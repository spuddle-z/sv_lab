==> flow/design.v <==
`timescale 1ns/1ps
module spi_slave (
    input  logic        sck,      
    input  logic        cs_n,     
    input  logic        mosi,     
    output logic        miso,     
    input  logic        clk,      
    input  logic        rst_n,    
    input  logic [31:0] tx_data,
    input  logic        tx_valid,
    output logic        tx_done,
    output logic [31:0] rx_data,
    output logic        rx_done
  );
  logic sck_synced, cs_n_synced, mosi_synced;
  assign sck_synced  = sck;
  assign cs_n_synced = cs_n;
  assign mosi_synced = mosi;
  logic sck_prev, sample_edge, shift_edge;
  logic cs_n_prev, start_edge, stop_edge;
  always_ff @(posedge clk or negedge rst_n) begin
    if (!rst_n) begin
      sck_prev <= 1'b0;
      cs_n_prev <= 1'b1;
    end else begin
      sck_prev <= sck_synced;
      cs_n_prev <= cs_n_synced;
    end
  end
  assign sample_edge = sck_synced && !sck_prev;
  assign shift_edge = !sck_synced && sck_prev;
  assign start_edge = !cs_n_synced && cs_n_prev;
  assign stop_edge = cs_n_synced && !cs_n_prev;
  logic [31:0] tx_shift_reg;
  logic tx_en;
  logic [5:0] bit_cnt;
  always_ff @(posedge clk or negedge rst_n) begin
    if (!rst_n) begin
      tx_shift_reg <= 32'b0;
      tx_en <= 1'b0;
      bit_cnt <= 6'd0;
    end else begin
      if (start_edge && tx_valid) begin
        tx_shift_reg <= tx_data;
        tx_en <= 1'b1;
        bit_cnt <= 6'd0;
      end else if (!cs_n_synced && sample_edge) begin
        rx_data <= {mosi_synced, rx_data[31:1]};
      end else if (!cs_n_synced && shift_edge && tx_en) begin
        tx_shift_reg <= {1'b0, tx_shift_reg[31:1]};
        if (bit_cnt == 6'd31) begin
          tx_en <= 1'b0;
        end else begin
          bit_cnt <= bit_cnt + 1'b1;
        end
      end else if (stop_edge) begin
        tx_en <= 1'b0;
        bit_cnt <= 6'd0;
      end
    end
  end
  assign rx_done = stop_edge;
  assign tx_done = stop_edge;
  assign miso = tx_en ? tx_shift_reg[0] : 1'b0;
endmodule
module ctrl_reg (
  input  logic    clk,
  input  logic    rst_n,
  input  logic [31:0] spi_rx_data,
  input  logic        spi_rx_done,
  output logic [31:0] spi_tx_data,
  output logic        rx_reg_valid,
  input  logic        spi_tx_done,
  output logic [15:0] tx_fifo_data,
  input  logic        tx_fifo_full,
  output logic        tx_fifo_en,
  input  logic [31:0] rx_fifo_data,
  input  logic        rx_fifo_empty,
  output logic        rx_fifo_en,
  input  logic [3:0]  state,
  output logic [15:0] baud,
  output logic [1:0] control
);
  logic [1:0] control_reg;
  logic [3:0] state_reg;
  logic [15:0] baud_reg;
  logic [31:0] rx_data_reg;
  logic [7:0] command, addr;
  logic [15:0] data;
  assign command = spi_rx_data[31:24];
  assign addr    = spi_rx_data[23:16];
  assign data    = spi_rx_data[15:0];
  typedef enum logic [7:0] {
    CONTROL = 8'h00,
    STATE = 8'h08,
    TX_DATA = 8'h10,
    RX_DATA = 8'h18,
    BAUD = 8'h20
  } addr_t;
  always_ff @(posedge clk or negedge rst_n) begin
    if (!rst_n) begin
      control_reg <= 2'b0;
      state_reg <= 4'b0;
      baud_reg <= 16'b0;
      rx_data_reg <= 32'b0;
      spi_tx_data <= 32'b0;
      rx_reg_valid <= 1'b0;
      tx_fifo_en <= 1'b0;
      rx_fifo_en <= 1'b0;
    end else begin  
      tx_fifo_en <= 1'b0;
      rx_fifo_en <= 1'b0;
      if (spi_tx_done)
        rx_reg_valid <= 1'b0;
      if (spi_rx_done) begin
        case (command)
          8'h00: begin
            case (addr)
              CONTROL: control_reg <= data[1:0];
              TX_DATA: begin
                tx_fifo_data <= data;
                tx_fifo_en <= 1'b1;
              end
              BAUD: baud_reg <= data;
            endcase
          end
          8'h01: begin
            rx_reg_valid <= 1'b1;
            case (addr)
              CONTROL: spi_tx_data <= {30'b0, control_reg};
              STATE: spi_tx_data <= {28'b0, state_reg};
              RX_DATA: begin
                spi_tx_data <= rx_data_reg;
                rx_fifo_en <= 1'b1;
              end
              BAUD: spi_tx_data <= {16'b0, baud_reg};
            endcase
          end
        endcase
      end
    end
  end
  always_ff @(posedge clk or negedge rst_n) begin
    if (!rst_n) begin
      rx_data_reg <= 32'b0;
    end else if (rx_fifo_en) begin
      rx_data_reg <= rx_fifo_empty ? 32'h0 : rx_fifo_data;
    end
  end
  assign control = control_reg;
  assign baud = baud_reg;
endmodule
module spi_ctl (
  input  logic        clk,
  input  logic        rst_n,
  input  logic        sck,       
  input  logic        cs_n,      
  input  logic        mosi,      
  output logic        miso,      
  output logic [15:0] tx_fifo_data,
  input  logic        tx_fifo_full,
  output logic        tx_fifo_en,
  input  logic [31:0] rx_fifo_data,
  input  logic        rx_fifo_empty,
  output logic        rx_fifo_en,
  input  logic [3:0]  state,
  output logic [1:0]  control,
  output logic [15:0] baud
);
  logic [31:0] spi_rx_data;
  logic        spi_rx_done;
  logic [31:0] spi_tx_data;
  logic        rx_reg_valid;
  logic        spi_tx_done;
  spi_slave spi_slave_inst (
    .sck(sck),
    .cs_n(cs_n),
    .mosi(mosi),
    .miso(miso),
    .clk(clk),
    .rst_n(rst_n),
    .rx_data(spi_rx_data),
    .rx_done(spi_rx_done),
    .tx_data(spi_tx_data),
    .tx_valid(rx_reg_valid),
    .tx_done(spi_tx_done)
  );
  ctrl_reg dut (
    .clk(clk),
    .rst_n(rst_n),
    .spi_rx_data(spi_rx_data),
    .spi_rx_done(spi_rx_done),
    .spi_tx_data(spi_tx_data),
    .rx_reg_valid(rx_reg_valid),
    .spi_tx_done(spi_tx_done),
    .tx_fifo_data(tx_fifo_data),
    .tx_fifo_full(tx_fifo_full),
    .tx_fifo_en(tx_fifo_en),
    .rx_fifo_data(rx_fifo_data),
    .rx_fifo_empty(rx_fifo_empty),
    .rx_fifo_en(rx_fifo_en),
    .state(state),
    .control(control),
    .baud(baud)
  );
endmodule
## Tool chain data of spi_ctl

Tool output for the design above, in the order of the flow.
Lines are those of the file above, counted from 1.
Cell names lack the library's common part.
A cell with -- has no value.

| design | value |
|---|---|
| design top | spi_ctl |
| clock port | clk |
| library | sky130hd |
| timing corner | tt_025C_1v80 |

## Elaborated design

Yosys after proc, flatten, opt, wreduce and memory -nomap, before mapping. Memory bits, and registers merged into a memory's read port (data or address), are not among the register bits. Print and check cells are not counted. Equal cells are merged and count once.

| word-level totals | value |
|---|---|
| input port bits | 43 |
| word-level cells | 74 |
| flip-flop bits (word level) | 142 |
| output and inout bits | 37 |

| cells by class | value |
|---|---|
| $add $sub $neg | 1 |
| equality and inequality tests | 9 |
| muxes and demuxes | 24 |
| reduce/logical cells | 26 |
| bitwise logic cells | 1 |

Operator list:

| operator | number |
|---|---|
| 32-bit parallel mux with 3-bit select | 1 |
| 32-bit two-way mux | 3 |
| 6-bit two-way mux | 5 |
| 3-bit AND reduction | 6 |
| 8-bit by 5-bit equality test with 1-bit output (second input constant) | 2 |
| 8-bit logical NOT | 2 |
| 1-bit two-way mux | 15 |
| 1-bit logical AND | 8 |
| 8-bit by 1-bit equality test with 1-bit output (second input constant) | 1 |
| 8-bit by 4-bit equality test with 1-bit output (second input constant) | 1 |
| 8-bit by 6-bit equality test with 1-bit output (second input constant) | 1 |
| 3-bit by 2-bit != test with 1-bit output (second input constant) | 2 |
| 6-bit by 1-bit adder with 6-bit output (second input constant) | 1 |
| 6-bit by 5-bit equality test with 1-bit output (second input constant) | 1 |
| 1-bit logical NOT | 4 |
| 4-bit AND reduction | 1 |
| 4-bit nonzero test | 1 |
| 3-bit nonzero test | 1 |
| 2-bit by 1-bit != test with 1-bit output (second input constant) | 1 |
| 2-bit AND reduction | 1 |
| 2-bit nonzero test | 1 |
| 2-bit OR reduction | 1 |
| 1-bit NOT | 1 |

## Depth

Yosys ltp: most cells in a row. Word level: on the elaborated netlist, between registers, memories and ports. Mapped: between sequential cells and ports; inverters and the memories' decode and read muxes count.

| logic depth | value |
|---|---|
| depth in word-level cells | 7 |
| ABC_AREA | 0 |
| depth in mapped cells | 6 |
| mapped depth without buffers | 5 |

## Mapped cells and area

Yosys stat after the flow's synthesis: flattened, memories mapped to cells. It holds for the ABC_AREA given above (unset counts as 0); a run with the other value may have another netlist.
The area totals of this step are shown rounded.

| synthesis totals | value |
|---|---|
| buffers | 12 |
| mapped cells | 288 |
| chip area (Yosys) | 4200 um^2 |
| flip-flop cells | 110 |

Cell types:

| cell type | number | total area (um^2) |
|---|---|---|
| dfrtp_1 | 61 | 1.53E+03 |
| edfxtp_1 | 48 | 1.44E+03 |
| mux2_4 | 12 | 180.173 |
| a222oi_1 | 14 | 140.134 |
| o21ai_0 | 21 | 105.101 |
| mux2_2 | 8 | 90.086 |
| nand2_1 | 21 | 78.826 |
| inv_1 | 18 | 67.565 |
| o21ai_1 | 10 | 50.048 |
| buf_6 | 3 | 33.782 |
| a21oi_1 | 6 | 30.029 |
| mux2i_1 | 3 | 30.029 |
| nand3_1 | 6 | 30.029 |
| a22o_1 | 3 | 26.275 |
| clkbuf_1 | 7 | 26.275 |
| dfstp_2 | 1 | 26.275 |
| nor2_1 | 7 | 26.275 |
| nand4_4 | 1 | 21.27 |

Other cell types: 27; their cells: 38.
The figures by module come from a second, unflattened synthesis with its own total; it is not the netlist above.

| second synthesis, totals | value |
|---|---|
| cell total of the unflattened synthesis | 442 |
| area total of the unflattened synthesis | 5300 um^2 |

Rows give one instance, submodules left out.

By module:

| module | cells | area (um^2) | instances |
|---|---|---|---|
| spi_slave | 268 | 3000 | 1 |
| ctrl_reg | 174 | 2300 | 1 |
| spi_ctl | 0 | 0.0 | 1 |

## Path before layout

OpenSTA on the mapped netlist: ideal clock, no wires. The path of least setup slack (recovery checks aside). Input and output delay are each 20% of the period. Register names are those of the netlist, which keeps one name where synthesis merged equal registers.

| timing post-synthesis | value |
|---|---|
| path kind | input to register |
| from | in cs_n |
| to | reg spi_slave_inst.rx_data[0] |
| library setup time | 513 ps |
| input delay | 1790 ps |
| buffers on the path | 0 |
| stages | 1 |
| arrival | 5181 ps |
| delay of the path | 3904 ps |
| clock period | 8950 ps |
| slack | 3256 ps |
| period reached after synthesis | 5694 ps |

"delay of the path" is the arrival time less input delay plus setup time.
"stages": output pins that drive a net of the path, with the launching flip-flop's if there is one; two outputs of one cell count as two.
"period reached after synthesis" is the clock period less the worst setup slack; recovery checks do not enter. This is arithmetic on one report: input and output delays are still those of the set period (20% each).
Between the ends stands the longest chain of elaborated cells between them, by number of cells; it is not shown to be the way that was timed. Of several equally long chains one is given.
A line is the first line of the expression or statement that the cell stems from. Yosys adds cells for indexed reads and writes and turns some case tables into memories.

| between the ends, post-synthesis | value |
|---|---|
| path through | nor4b_1 |
| cells in the longest elaborated chain | 5 |
| elaborated cells on any way between the ends | 6 |
| those cells by class | 1 x logic; 5 x reduce/logical |

Ends and longest elaborated chain, post-synthesis:

| what | RTL line | text |
|---|---|---|
| start, declared | 157 | `input  logic        cs_n,` |
| 1-bit logical NOT | 32 | `assign start_edge = !cs_n_synced && cs_n_prev;` |
| 1-bit logical AND | 32 |  |
| 1-bit logical AND | 43 | `if (start_edge && tx_valid) begin` |
| 1-bit NOT | -- |  |
| 3-bit AND reduction | -- |  |
| end, assigned | 48 | `rx_data <= {mosi_synced, rx_data[31:1]};` |
| end, declared | 12 | `output logic [31:0] rx_data,` |

## Path in the finished layout

From the final timing report of record 1: the path of least setup slack in the routed layout; clock arrival at registers is part of the times.
The path's times are printed in steps of 10 ps; the period is the one set.

| timing after layout | value |
|---|---|
| path kind | input to register |
| from | in cs_n |
| to | reg dut.tx_fifo_data[13] |
| clock period | 4580 ps |
| buffers on the path | 1 |
| slack | 1530 ps |
| stages | 5 |
| input delay | 920 ps |
| library setup time | 360 ps |
| arrival | 3040 ps |

Between the ends stands the longest chain of elaborated cells between them, by number of cells; it is not shown to be the way that was timed. Of several equally long chains one is given.

| between the ends, after layout | value |
|---|---|
| path through | clkdlybuf4s50_1 or2b_1 nor2_1 and4_1 and2_1 |
| cells in the longest elaborated chain | 2 |
| elaborated cells on any way between the ends | 2 |
| source lines of those cells | 1 |
| those cells by class | 2 x reduce/logical |

Ends and longest elaborated chain, after layout:

| what | RTL line | text |
|---|---|---|
| start, declared | 157 | `input  logic        cs_n,` |
| 1-bit logical AND | 33 | `assign stop_edge = cs_n_synced && !cs_n_prev;` |
| 4-bit AND reduction | -- |  |
| end, assigned | 121 | `tx_fifo_data <= data;` |
| end, declared | 74 | `output logic [15:0] tx_fifo_data,` |

Lab notebook: spi_ctl

2 stored runs of spi_ctl in the flow (synthesis by Yosys, layout by OpenROAD, sky130hd cells), in arbitrary order. Constraints: input delay and output delay 20% of the set period each, output load 0.01 pF.
By "clock period reached" is meant the clock period of the run minus its worst setup slack. This is arithmetic on one report: input and output delays are still those of the set period (20% each).
"critical path time" means the part of the period allowed to the worst setup path (the constraints hold back 20% at inputs and 20% at outputs) less its slack; where the path has registers, the arrival times of their clocks count too.
"overall power" is the tool's figure for a default switching activity; nothing was simulated.
"critical path time" is known to 10 ps.
Measured values are rounded.

#### Record 1

| setting | value |
|---|---|
| period_ns | `4.58` |
| CAP_MARGIN | `20` |
| CORE_MARGIN | `2` |
| CORE_UTILIZATION | `40` |
| SLEW_MARGIN | `20` |

| result | value |
|---|---|
| Yosys chip area after synthesis | 4200 um^2 |
| die area | 11000 um^2 |
| standard-cell area after layout | 5000 um^2 |
| final design utilization | 48% |
| lowest setup slack | 1500 ps |
| sum of negative setup slack | 0 ps |
| worst hold slack in the final report | 460 ps |
| overall power | 1600 uW |
| clock period reached | 3047 ps |
| critical path time | 2130 ps |
| type of the worst setup path | input to register |

#### Record 2

| setting | value |
|---|---|
| period_ns | `7.33` |
| CORE_UTILIZATION | `15` |
| PLACE_DENSITY_LB_ADDON | `0.09` |
| CORE_MARGIN | `10` |
| CELL_PAD_IN_SITES_GLOBAL_PLACEMENT | `0` |
| TNS_END_PERCENT | `30` |
| ABC_AREA | `1` |
| GPL_TIMING_DRIVEN | `0` |
| CTS_CLUSTER_SIZE | `59` |
| CTS_CLUSTER_DIAMETER | `138` |
| MAX_ROUTING_LAYER | `met5` |
| CAP_MARGIN | `20` |
| SLEW_MARGIN | `20` |

| result | value |
|---|---|
| Yosys chip area after synthesis | 4400 um^2 |
| die area | 37000 um^2 |
| standard-cell area after layout | 5700 um^2 |
| final design utilization | 20% |
| lowest setup slack | 3600 ps |
| sum of negative setup slack | 0 ps |
| worst hold slack in the final report | 460 ps |
| overall power | 1200 uW |
| clock period reached | 3766 ps |
| critical path time | 2300 ps |
| type of the worst setup path | input to register |
